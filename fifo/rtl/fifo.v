==> flow/design.v <==
`default_nettype none
module fifo#(
  parameter DATA_W = 8,
  parameter FIFO_DEPTH = 16,
  parameter FIFO_DEPTHLOG2 = 5
)
(
  input  wire                 clk,
  input  wire                 rst_n,
  input  wire                 fifo_init,
  input  wire                 fifo_wr_en,
  input  wire [DATA_W-1:0]    fifo_wr_data,
  output wire                 fifo_empty,
  output wire                 fifo_full,
  input  wire                 fifo_rd_en,
  output wire [DATA_W-1:0]    fifo_rdata
);
  reg [FIFO_DEPTHLOG2-1:0] reg_wr_ptr;
  reg [FIFO_DEPTHLOG2-1:0] reg_rd_ptr;
  reg [FIFO_DEPTHLOG2-1:0] reg_fifo_space_used;
  reg [DATA_W-1:0]         reg_fifo_bank[0:FIFO_DEPTH-1];
  always@(posedge clk or negedge rst_n) begin
    if (rst_n == 1'b0) begin
      reg_wr_ptr <= {(FIFO_DEPTHLOG2){1'b0}}; 
      reg_rd_ptr <= {(FIFO_DEPTHLOG2){1'b0}}; 
      reg_fifo_space_used <= {(FIFO_DEPTHLOG2){1'b0}}; 
    end else begin
      if(fifo_wr_en) begin
        if(reg_wr_ptr == FIFO_DEPTH - 1)
          reg_wr_ptr <= {(FIFO_DEPTHLOG2){1'b0}}; 
        else
          reg_wr_ptr <= reg_wr_ptr + 1'b1;
        reg_fifo_space_used <= reg_fifo_space_used + 1'b1 ;
      end
      if(fifo_rd_en) begin
        if(reg_rd_ptr == FIFO_DEPTH - 1 )
          reg_rd_ptr <= {(FIFO_DEPTHLOG2){1'b0}}; 
        else
          reg_rd_ptr <= reg_rd_ptr + 1'b1;
        reg_fifo_space_used <= reg_fifo_space_used - 1'b1 ;
      end
      if(fifo_rd_en && fifo_wr_en) begin
        reg_fifo_space_used <= reg_fifo_space_used;
      end
      if(fifo_init) begin
        reg_wr_ptr <= {(FIFO_DEPTHLOG2){1'b0}}; 
        reg_rd_ptr <= {(FIFO_DEPTHLOG2){1'b0}}; 
        reg_fifo_space_used <= {(FIFO_DEPTHLOG2){1'b0}}; 
      end
    end
  end
  always@(posedge clk) begin
    if(fifo_wr_en)
      reg_fifo_bank[reg_wr_ptr] <= fifo_wr_data;
  end
  assign fifo_rdata   = reg_fifo_bank[reg_rd_ptr];
  assign fifo_full    = (reg_fifo_space_used == FIFO_DEPTH);
  assign fifo_empty   = (reg_fifo_space_used == 'd0);
endmodule
======== From RTL to reports: fifo ========
The steps from the RTL of fifo to its reports follow in flow order.
Line numbers count from 1 in the design file above.
Operators carry their Yosys type and port widths (W data, S select, Z words).
Cell names lack the library's common part.
The mark n/a stands for no value.
set-up
  top ..................................... fifo
  clock ................................... clk
  cell library ............................ sky130hd
  library corner .......................... tt_025C_1v80

======== Word-level counts ========
Source: Yosys, flattened and elaborated, memories not mapped. Widths are those after wreduce. Registers that Yosys merges into a memory's read port (data or address) are not register bits. Print and check cells do not count. Equal cells are merged and count once.
Yosys's memory passes give these memory sizes; they may raise the number of words (mostly to a power of two), join words into wider ones and drop unused or constant bits.
word-level totals
  memory cells ............................ 1
  bits of input ports ..................... 13
  flip-flop bits (word level) ............. 15
  output and inout port bits .............. 10
  cells after elaboration ................. 31
  RAM bits ................................ 128
memory list
  memory         depth  bits a word  rd ports  wr ports  line  text
  reg_fifo_bank  16     8            1         1         21    reg [DATA_W-1:0]         reg_fifo_bank[0:FIFO_DEPTH-1];
operators by class
  multiplexer cells ....................... 13
  equal/unequal tests ..................... 4
  reduce/logical cells .................... 6
  add/sub/neg operators ................... 4
operators with widths
  kind                   number
  $mux W5                10
  $add A5 B1 Y5 const B  3
  $eq A5 B4 Y1 const B   2
  $mux W8                1
  $sub A5 B1 Y5 const B  1
  $eq A5 B5 Y1 const B   1
  $logic_not A5 Y1       1
  $reduce_bool A2 Y1     2
  $mux W4                1
  $reduce_bool A3 Y1     1
  $ne A2 B2 Y1 const B   1
  $reduce_and A2 Y1      1
  $logic_and A1 B1 Y1    1
  $mux W1                1

======== Depth ========
Longest topological path by Yosys (ltp), each cell counted once; first at word level (registers and memories cut), then after technology mapping (sequential cells cut; the memories' decode and read muxes count).
logic depth
  word-level depth ........................ 5
  ABC_AREA ................................ 0
  gate-level depth with buffers ........... 7
  depth with buffers taken out ............ 6

======== Netlist ========
Yosys stat after the flow's synthesis: flattened, memories mapped to cells. It holds for the ABC_AREA given above (unset counts as 0); a run with the other value may have another netlist.
synthesis totals
  area of sequential cells ................ 4219.0 µm²
  mapped area ............................. 5884.4 µm²
  buffers ................................. 16
  standard cells after synthesis .......... 317
  flip-flops .............................. 143
cells by type
  cell type  number  total area (µm²)
  edfxtp_1   128     3.84E+03
  mux4_2     19      427.91
  dfrtp_1    15      375.36
  mux4_1     13      341.578
  a22oi_1    16      120.115
  nor2_1     29      108.854
  ha_1       8       100.096
  nand2_1    18      67.565
  buf_6      3       33.782
  inv_1      9       33.782
  nor2b_1    5       31.28
  a21oi_1    6       30.029
  mux2i_1    3       30.029
  xor2_1     3       26.275
  nor3_1     5       25.024
  buf_12     1       20.019
  fa_1       1       20.019
  xnor2_1    2       17.517
Not listed: further types 23, cells in them 33.

======== Worst setup path after synthesis ========
OpenSTA on the mapped netlist: ideal clock, no wires. The path of least setup slack (recovery checks aside). Input and output delay are each 20% of the period. Register names are those of the netlist, which keeps one name where synthesis merged equal registers.
timing after synthesis
  kind .................................... input port to flip-flop
  start point ............................. input port fifo_rd_en
  end point ............................... register reg_fifo_space_used[4]
  slack ................................... -0.037 ns
  library setup time ...................... 0.125 ns
  period .................................. 2.01 ns
  time at the first pin ................... 0.402 ns
  arrival ................................. 1.923 ns
  input delay ............................. 0.402 ns
  driving pins on the path ................ 7
  path buffers ............................ 1
  delay of the path ....................... 1.646 ns
  required time ........................... 1.885 ns
  synthesis period reached ................ 2.047 ns
"delay of the path" is the arrival time less input delay plus setup time.
"driving pins on the path": output pins that drive a net of the path, with the launching flip-flop's if there is one; two outputs of one cell count as two.
"synthesis period reached" is the clock period less the worst setup slack; recovery checks do not enter. This is arithmetic on one report: input and output delays are still those of the set period (20% each).
The rows between start and end are the longest chain of elaborated cells between them; the timing report does not say that the signal goes this way. Where chains are equally long, one stands for them.
A line is the first line of the expression or statement that the cell stems from. Yosys adds cells for indexed reads and writes and turns some case tables into memories.
At most two assigning lines are given for a register; there are more.
on the way, after synthesis
  cell sequence ........................... buf_2 -> inv_1 -> fa_1 -> nand2b_1 -> a21oi_1 -> mux2i_1 -> mux2_2
  cells in the longest elaborated chain ... 3
  elaborated cells on any way between the ends .. 7
  RTL lines with such cells ............... 3
  those cells by class .................... 1 x eq/ne; 3 x mux; 3 x reduce/logical
ends and longest elaborated chain, after synthesis
  what             line  text
  start, declared  15    input  wire                 fifo_rd_en,
  $mux W5          35    if(fifo_rd_en) begin
  $mux W5          42    if(fifo_rd_en && fifo_wr_en) begin
  $mux W5          45    if(fifo_init) begin
  end, assigned    40    reg_fifo_space_used <= reg_fifo_space_used - 1'b1 ;
  end, assigned    43    reg_fifo_space_used <= reg_fifo_space_used;
  end, declared    20    reg [FIFO_DEPTHLOG2-1:0] reg_fifo_space_used;

======== Path in the finished layout ========
Path of least setup slack in the final report of run A (OpenROAD, finished layout, wires in). Where an end is a register, its clock arrival counts in the times.
timing post-layout
  kind .................................... flip-flop to output port
  start point ............................. register reg_rd_ptr[0]
  end point ............................... output port fifo_rdata[5]
  required time ........................... 1.72 ns
  external output delay ................... 0.43 ns
  time at the first pin ................... 0.42 ns
  slack ................................... -0.37 ns
  path buffers ............................ 4
  period .................................. 2.15 ns
  arrival ................................. 2.09 ns
  driving pins on the path ................ 8
The rows between start and end are the longest chain of elaborated cells between them; the timing report does not say that the signal goes this way. Where chains are equally long, one stands for them.
A memory read counts as a cell of the chain, while the word-level depth stops at memories.
At most two assigning lines are given for a register; there are more.
on the way, post-layout
  cell sequence ........................... dfrtp_2 -> buf_12 -> buf_6 -> buf_16 -> mux4_2 -> a22oi_2 -> nand2_1 -> buf_2
  cells in the longest elaborated chain ... 1
  elaborated cells on any way between the ends .. 1
  RTL lines with such cells ............... 1
  those cells by class .................... 1 x memory
ends and longest elaborated chain, post-layout
  what             line  text
  start, declared  19    reg [FIFO_DEPTHLOG2-1:0] reg_rd_ptr;
  start, assigned  25    reg_rd_ptr <= {(FIFO_DEPTHLOG2){1'b0}};
  start, assigned  39    reg_rd_ptr <= reg_rd_ptr + 1'b1;
  $mem_v2 Z16 W8   21    reg [DATA_W-1:0]         reg_fifo_bank[0:FIFO_DEPTH-1];
  end, declared    16    output wire [DATA_W-1:0]    fifo_rdata

Wiki page: fifo / flow data

Measured results for fifo: 2 stored runs of the Yosys and OpenROAD flow on sky130hd. The settings differ; the order carries no meaning. The constraints put input and output delay at 20% of the set period each and load the outputs with 0.01 pF.
"achieved clock period (ns)": clock period set for the run, less the worst setup slack. It is reckoned from that one timing run; input and output delays stay at 20% of the period that was set.
By "worst setup path time (ns)" is meant the share of the clock period that the worst setup path is allowed (20% is reserved at inputs, 20% at outputs), minus its slack. Clock arrival times at its registers enter into it.
"finish__power__total" is the tool's figure for a default switching activity; nothing was simulated.

Flow files of run A
==> flow/run.sh <==
#!/bin/bash
# the make line also repeats the synthesis and layout settings of config.mk as NAME=value (left out here)
make -C /OpenROAD-flow-scripts/flow DESIGN_CONFIG=/design/flow/config.mk WORK_HOME=/design/flow/orfs CLKGATE_MAP_FILE= finish
==> flow/config.mk <==
export PLATFORM = sky130hd
export DESIGN_NAME = fifo
export DESIGN_NICKNAME = fifo
export VERILOG_FILES = /design/flow/design.v
export SDC_FILE = /design/flow/constraint.sdc
export NUM_CORES = 4
export LEC_CHECK = 0
export CAP_MARGIN = 20
export CORE_MARGIN = 2
export CORE_UTILIZATION = 40
export SETUP_SLACK_MARGIN = 0.51
export SLEW_MARGIN = 20
==> flow/constraint.sdc <==
create_clock -name core_clock -period 2.15 [get_ports {clk}]
set_input_delay 0.4300 -clock core_clock [delete_from_list [all_inputs] [get_ports {clk}]]
set_output_delay 0.4300 -clock core_clock [all_outputs]
set_load 0.01 [all_outputs]

report of run A
yosys chip area after synthesis (um^2): 5884.4
finish__design__die__area: 15697.6
finish__design__instance__area__stdcell: 7510.9
finish__design__instance__utilization: 0.5188
finish__timing__setup__ws: -0.366
finish__timing__setup__tns: -2.714
finish__timing__hold__ws: 0.326
finish__power__total: 6.606e-03
achieved clock period (ns): 2.516
worst setup path time (ns): 2.09
worst setup path kind: flip-flop to output port

Flow files of run B
==> flow/run.sh <==
#!/bin/bash
# the make line also repeats the synthesis and layout settings of config.mk as NAME=value (left out here)
make -C /OpenROAD-flow-scripts/flow DESIGN_CONFIG=/design/flow/config.mk WORK_HOME=/design/flow/orfs CLKGATE_MAP_FILE= finish
==> flow/config.mk <==
export PLATFORM = sky130hd
export DESIGN_NAME = fifo
export DESIGN_NICKNAME = fifo
export VERILOG_FILES = /design/flow/design.v
export SDC_FILE = /design/flow/constraint.sdc
export NUM_CORES = 4
export LEC_CHECK = 0
export ABC_AREA = 1
export CAP_MARGIN = 20
export CELL_PAD_IN_SITES_DETAIL_PLACEMENT = 0
export CORE_ASPECT_RATIO = 1.07
export CORE_MARGIN = 2
export CORE_UTILIZATION = 46
export CTS_CLUSTER_DIAMETER = 177
export CTS_CLUSTER_SIZE = 76
export GPL_ROUTABILITY_DRIVEN = 1
export GPL_TIMING_DRIVEN = 1
export HOLD_SLACK_MARGIN = -0.04
export PLACE_DENSITY = 0.49
export SLEW_MARGIN = 10
export TNS_END_PERCENT = 10
==> flow/constraint.sdc <==
create_clock -name core_clock -period 1.56 [get_ports {clk}]
set_input_delay 0.3120 -clock core_clock [delete_from_list [all_inputs] [get_ports {clk}]]
set_output_delay 0.3120 -clock core_clock [all_outputs]
set_load 0.01 [all_outputs]

report of run B
yosys chip area after synthesis (um^2): 6561.3
finish__design__die__area: 15235.3
finish__design__instance__area__stdcell: 8443.1
finish__design__instance__utilization: 0.5998
finish__timing__setup__ws: -0.535
finish__timing__setup__tns: -4.273
finish__timing__hold__ws: 0.217
finish__power__total: 9.514e-03
achieved clock period (ns): 2.095
worst setup path time (ns): 1.78
worst setup path kind: flip-flop to output port
