==> flow/design.v <==
`default_nettype none
module booth_mult#(
  parameter MUL_A_W =8, 
  parameter MUL_B_W =8,
  parameter MUL_OUT_W = 16
)(
  input wire clk,
  input wire rst_n,
  input wire in_valid_i,
  input wire signed [MUL_A_W-1 : 0]in_A_i,
  input wire signed [MUL_B_W-1 : 0]in_B_i,
  output reg                   out_valid_o,
  output reg signed [MUL_OUT_W-1 : 0] mult_out_o
);
  localparam MUL_A_W_LOG2 = 4; 
  reg  multr_qn;            
  reg  signed [MUL_B_W-1       :  0]  part_prod_d;
  reg  signed [MUL_B_W-1       :  0]  part_prod;
  reg  signed [MUL_B_W-1       :  0]  multd;
  reg  signed [MUL_A_W-1       :  0]  multr;
  reg  [MUL_A_W_LOG2-1  :  0]  cntr;
  always@(posedge clk or negedge rst_n) begin
    if (rst_n == 1'b0) begin
      part_prod_d   <= {(MUL_B_W){1'b0}};
      multr_qn <= 1'b0;
      cntr  <= MUL_A_W;
    end else begin
      if(in_valid_i) begin
        part_prod_d   <= {(MUL_B_W){1'b0}};
        multr_qn <= 1'b0;
        cntr  <= MUL_A_W;
      end else begin 
        if(cntr != {(MUL_A_W_LOG2){1'b0}}) begin
          cntr <= cntr - 1'b1;
          multr_qn <= multr[0];
          if(multr_qn^multr[0] == 1'b1) begin
            part_prod_d <= part_prod >>>1;
          end else begin
            part_prod_d <= part_prod_d >>>1;
          end
        end
      end
    end
  end
  always@(posedge clk) begin
    if (in_valid_i) begin
      multd <= in_B_i;
      multr <= in_A_i;
    end else begin
      if (cntr != {(MUL_A_W_LOG2){1'b0}}) begin
        if(multr_qn^multr[0] == 1'b1) begin
          multr <= {part_prod[0],multr[MUL_A_W-1:1]};
        end else  begin
          multr <= {part_prod_d[0],multr[MUL_A_W-1:1]};
        end
      end
    end
  end 
  always@(*) begin
    part_prod   = (multr[0]==1'b1) ? part_prod_d - multd : part_prod_d + multd;
    out_valid_o = (cntr=={(MUL_A_W_LOG2){1'b0}});
    mult_out_o  = {part_prod_d,multr};
  end
endmodule
* From RTL to reports: booth_mult *
Tool output for the design above, in the order of the flow.
Line numbers count from 1 in the design file above.
Cell names lack the library's common part.
Not given: n/a

set-up
  design top = booth_mult
  clock = clk
  library = sky130hd
  timing corner = tt_025C_1v80

* After elaboration *
Yosys after proc, flatten, opt, wreduce and memory -nomap, before mapping. Memory bits, and registers merged into a memory's read port (data or address), are not among the register bits. Print and check cells are not counted. Equal cells are merged and count once.

bit counts
  flip-flop bits (word level) = 29
  input port bits = 19
  output and inout port bits = 17

cells by class
  $add $sub $neg = 3
  mux-type cells = 11
  bitwise operators = 1
  reduce/logical cells = 5

operators with widths
  cell                                               number
  two-way mux 8 bit                                  7
  adder 8 bit                                        1
  subtractor 8 bit                                   1
  two-way mux 4 bit                                  2
  nonzero test 2 bit                                 2
  subtractor 4 x 1 -> 4 bit (second input constant)  1
  zero test 4 bit                                    1
  nonzero test 4 bit                                 1
  AND reduction 2 bit                                1
  two-way mux 1 bit                                  2
  XOR 1 bit                                          1

* Depth *
Depth = most cells in a row (Yosys ltp): at word level without a register or memory, in the mapped netlist without a sequential cell, where the memories' decode and read muxes count.

depth
  depth after elaboration = 5
  ABC_AREA = 1
  depth in mapped cells = 17

* Mapped cells and area *
Yosys stat after the flow's synthesis: flattened, memories mapped to cells. It holds for the ABC_AREA given above (unset counts as 0); a run with the other value may have another netlist.
Totals and module areas in this step are rounded.

cells by type
  type      number
  edfxtp_1  16
  dfrtp_1   12
  nand2_1   57
  inv_1     36
  ha_1      10
  nand3_1   11
  xor2_1    6
  o21ai_0   9
  nor2_1    11
  a21oi_1   8
  dfstp_2   1
  xnor2_1   3
  o22ai_1   4
  fa_1      1
  nand2_2   3
  o311ai_2  1
  o31ai_1   2
  nand4_1   2

Other cell types: 13; their cells: 15.

mapped netlist
  cells in the netlist = 208
  synthesis area = 1750 µm²
  sequential area = 807 µm²
  flip-flop cells = 29
  buffer cells = 4

* Timing after synthesis *
Path of least setup slack by OpenSTA after synthesis, without wires, with an ideal clock, recovery checks aside; 20% of the period is set as input and as output delay. Where synthesis merged equal registers, the netlist keeps one of their names.

path post-synthesis
  kind = reg2reg
  start point = register multd[0]
  end point = register part_prod_d[6]
  clock period = 2450 ps
  library setup time = 77 ps
  launch time at the first pin = 0 ps
  arrival time = 2087 ps
  required time = 2373 ps
  slack = 286 ps
  delay of the path = 2164 ps
  stages = 17
  period reached after synthesis = 2164 ps

"delay of the path" is the arrival time less input delay plus setup time.
"stages" counts driving pins, that of a launching flip-flop among them; a cell with two outputs on the path counts twice.
"period reached after synthesis" is the clock period less the worst setup slack; recovery checks do not enter. This is arithmetic on one report: input and output delays are still those of the set period (20% each).
The rows between start and end are the longest chain of elaborated cells between them; the timing report does not say that the signal goes this way. Where chains are equally long, one stands for them.
Each line given opens the expression or statement behind the cell; cells for indexed reads and writes are added by Yosys, which also makes memories of some case tables.
At most two assigning lines are given for a register; there are more.

between the ends, post-synthesis
  cells stage by stage = edfxtp_1 > inv_1 > ha_1 > inv_1 > nor2_1 > nand2_1 > o31ai_1 > xnor2_1 > inv_1 > ha_1 > nand2_1 > inv_1 > a21oi_1 > nand2_1 > nand3_1 > nand3_2 > a21oi_1
  cells in the longest elaborated chain = 5
  elaborated cells between the ends (all ways) = 6
  classes of those cells = 2 x add/sub; 4 x mux

RTL lines, path post-synthesis
  item                RTL line  RTL
  start: declaration  19        reg  signed [MUL_B_W-1       :  0]  multd;
  start: assignment   47        multd <= in_B_i;
  adder 8 bit         60        part_prod   = (multr[0]==1'b1) ? part_prod_d - multd : part_prod_d + multd;
  two-way mux 8 bit   60
  two-way mux 8 bit   36        if(multr_qn^multr[0] == 1'b1) begin
  two-way mux 8 bit   33        if(cntr != {(MUL_A_W_LOG2){1'b0}}) begin
  two-way mux 8 bit   28        if(in_valid_i) begin
  end: assignment     37        part_prod_d <= part_prod >>>1;
  end: assignment     39        part_prod_d <= part_prod_d >>>1;
  end: declaration    17        reg  signed [MUL_B_W-1       :  0]  part_prod_d;

* Worst path after layout *
From the final timing report of record 2: the path of least setup slack in the routed layout; clock arrival at registers is part of the times.
The path's times are printed in steps of 10 ps; the period is the one set.

path post-layout
  kind = reg2reg
  start point = register multd[0]
  end point = register part_prod_d[6]
  clock period = 1580 ps
  library setup time = 70 ps
  launch time at the first pin = 290 ps
  arrival time = 2620 ps
  required time = 1800 ps
  slack = -820 ps
  stages = 18

The rows between start and end are the longest chain of elaborated cells between them; the timing report does not say that the signal goes this way. Where chains are equally long, one stands for them.
At most two assigning lines are given for a register; there are more.

between the ends, post-layout
  cells stage by stage = edfxtp_1 > inv_2 > ha_4 > inv_2 > nor2_4 > nand2_2 > o31ai_4 > xnor2_1 > inv_1 > ha_4 > nand2_2 > nor2_1 > nand2_1 > nand2_2 > inv_2 > nand2_4 > nand3_4 > a21oi_2
  cells in the longest elaborated chain = 5
  elaborated cells between the ends (all ways) = 6
  classes of those cells = 2 x add/sub; 4 x mux

RTL lines, path post-layout
  item                RTL line  RTL
  start: declaration  19        reg  signed [MUL_B_W-1       :  0]  multd;
  start: assignment   47        multd <= in_B_i;
  adder 8 bit         60        part_prod   = (multr[0]==1'b1) ? part_prod_d - multd : part_prod_d + multd;
  two-way mux 8 bit   60
  two-way mux 8 bit   36        if(multr_qn^multr[0] == 1'b1) begin
  two-way mux 8 bit   33        if(cntr != {(MUL_A_W_LOG2){1'b0}}) begin
  two-way mux 8 bit   28        if(in_valid_i) begin
  end: assignment     37        part_prod_d <= part_prod >>>1;
  end: assignment     39        part_prod_d <= part_prod_d >>>1;
  end: declaration    17        reg  signed [MUL_B_W-1       :  0]  part_prod_d;

Appendix: measured runs

Measured data: module booth_mult, platform sky130hd, 2 stored runs of the flow under differing settings, order arbitrary. Input and output delays are each 20% of the period that was set; the output load is 0.01 pF.
"reached clock period": clock period set for the run, less the worst setup slack. It is reckoned from that one timing run; input and output delays stay at 20% of the period that was set.
"worst path time" is the time allowed to the run's worst setup path (the clock period less input and output delay, where it has them) less its slack. Clock arrival times count: a late capture clock shortens it, a late launch clock lengthens it.
"power" rests on the timing tool's default activity at the inputs, not on a simulated workload.
"worst path time" is known to 10 ps.
The results are shown rounded.
A setting shown as n/a is not set for that run.
A result given as n/a is not shown for that run.

item                                    record 1  record 2
period_ns                               2.07      1.58
CORE_UTILIZATION                        54        36
SETUP_SLACK_MARGIN                      -0.02     0.29
PLACE_DENSITY                           0.76      0.75
CELL_PAD_IN_SITES_GLOBAL_PLACEMENT      2         0
CELL_PAD_IN_SITES_DETAIL_PLACEMENT      1         n/a
GPL_TIMING_DRIVEN                       0         n/a
GPL_ROUTABILITY_DRIVEN                  0         1
CTS_CLUSTER_DIAMETER                    42        371
CAP_MARGIN                              20        20
CORE_MARGIN                             2         2
SLEW_MARGIN                             20        10
HOLD_SLACK_MARGIN                       n/a       0.23
ABC_AREA                                n/a       1
CTS_CLUSTER_SIZE                        n/a       76
MIN_ROUTING_LAYER                       n/a       met2
MAX_ROUTING_LAYER                       n/a       met4
worst path time (ps)                    n/a       2400
type of the worst setup path            n/a       reg2reg
overall die area (µm²)                  n/a       5430
std-cell area (final layout) (µm²)      n/a       2960
mapped cell area after synthesis (µm²)  n/a       1750
reached clock period (ps)               n/a       2402
lowest setup slack (ps)                 n/a       -822
power (uW)                              n/a       5150
post-layout utilization (%)             n/a       63.1
final setup TNS (ps)                    n/a       -4560

Record 1: no results, placement failed with GPL-0301
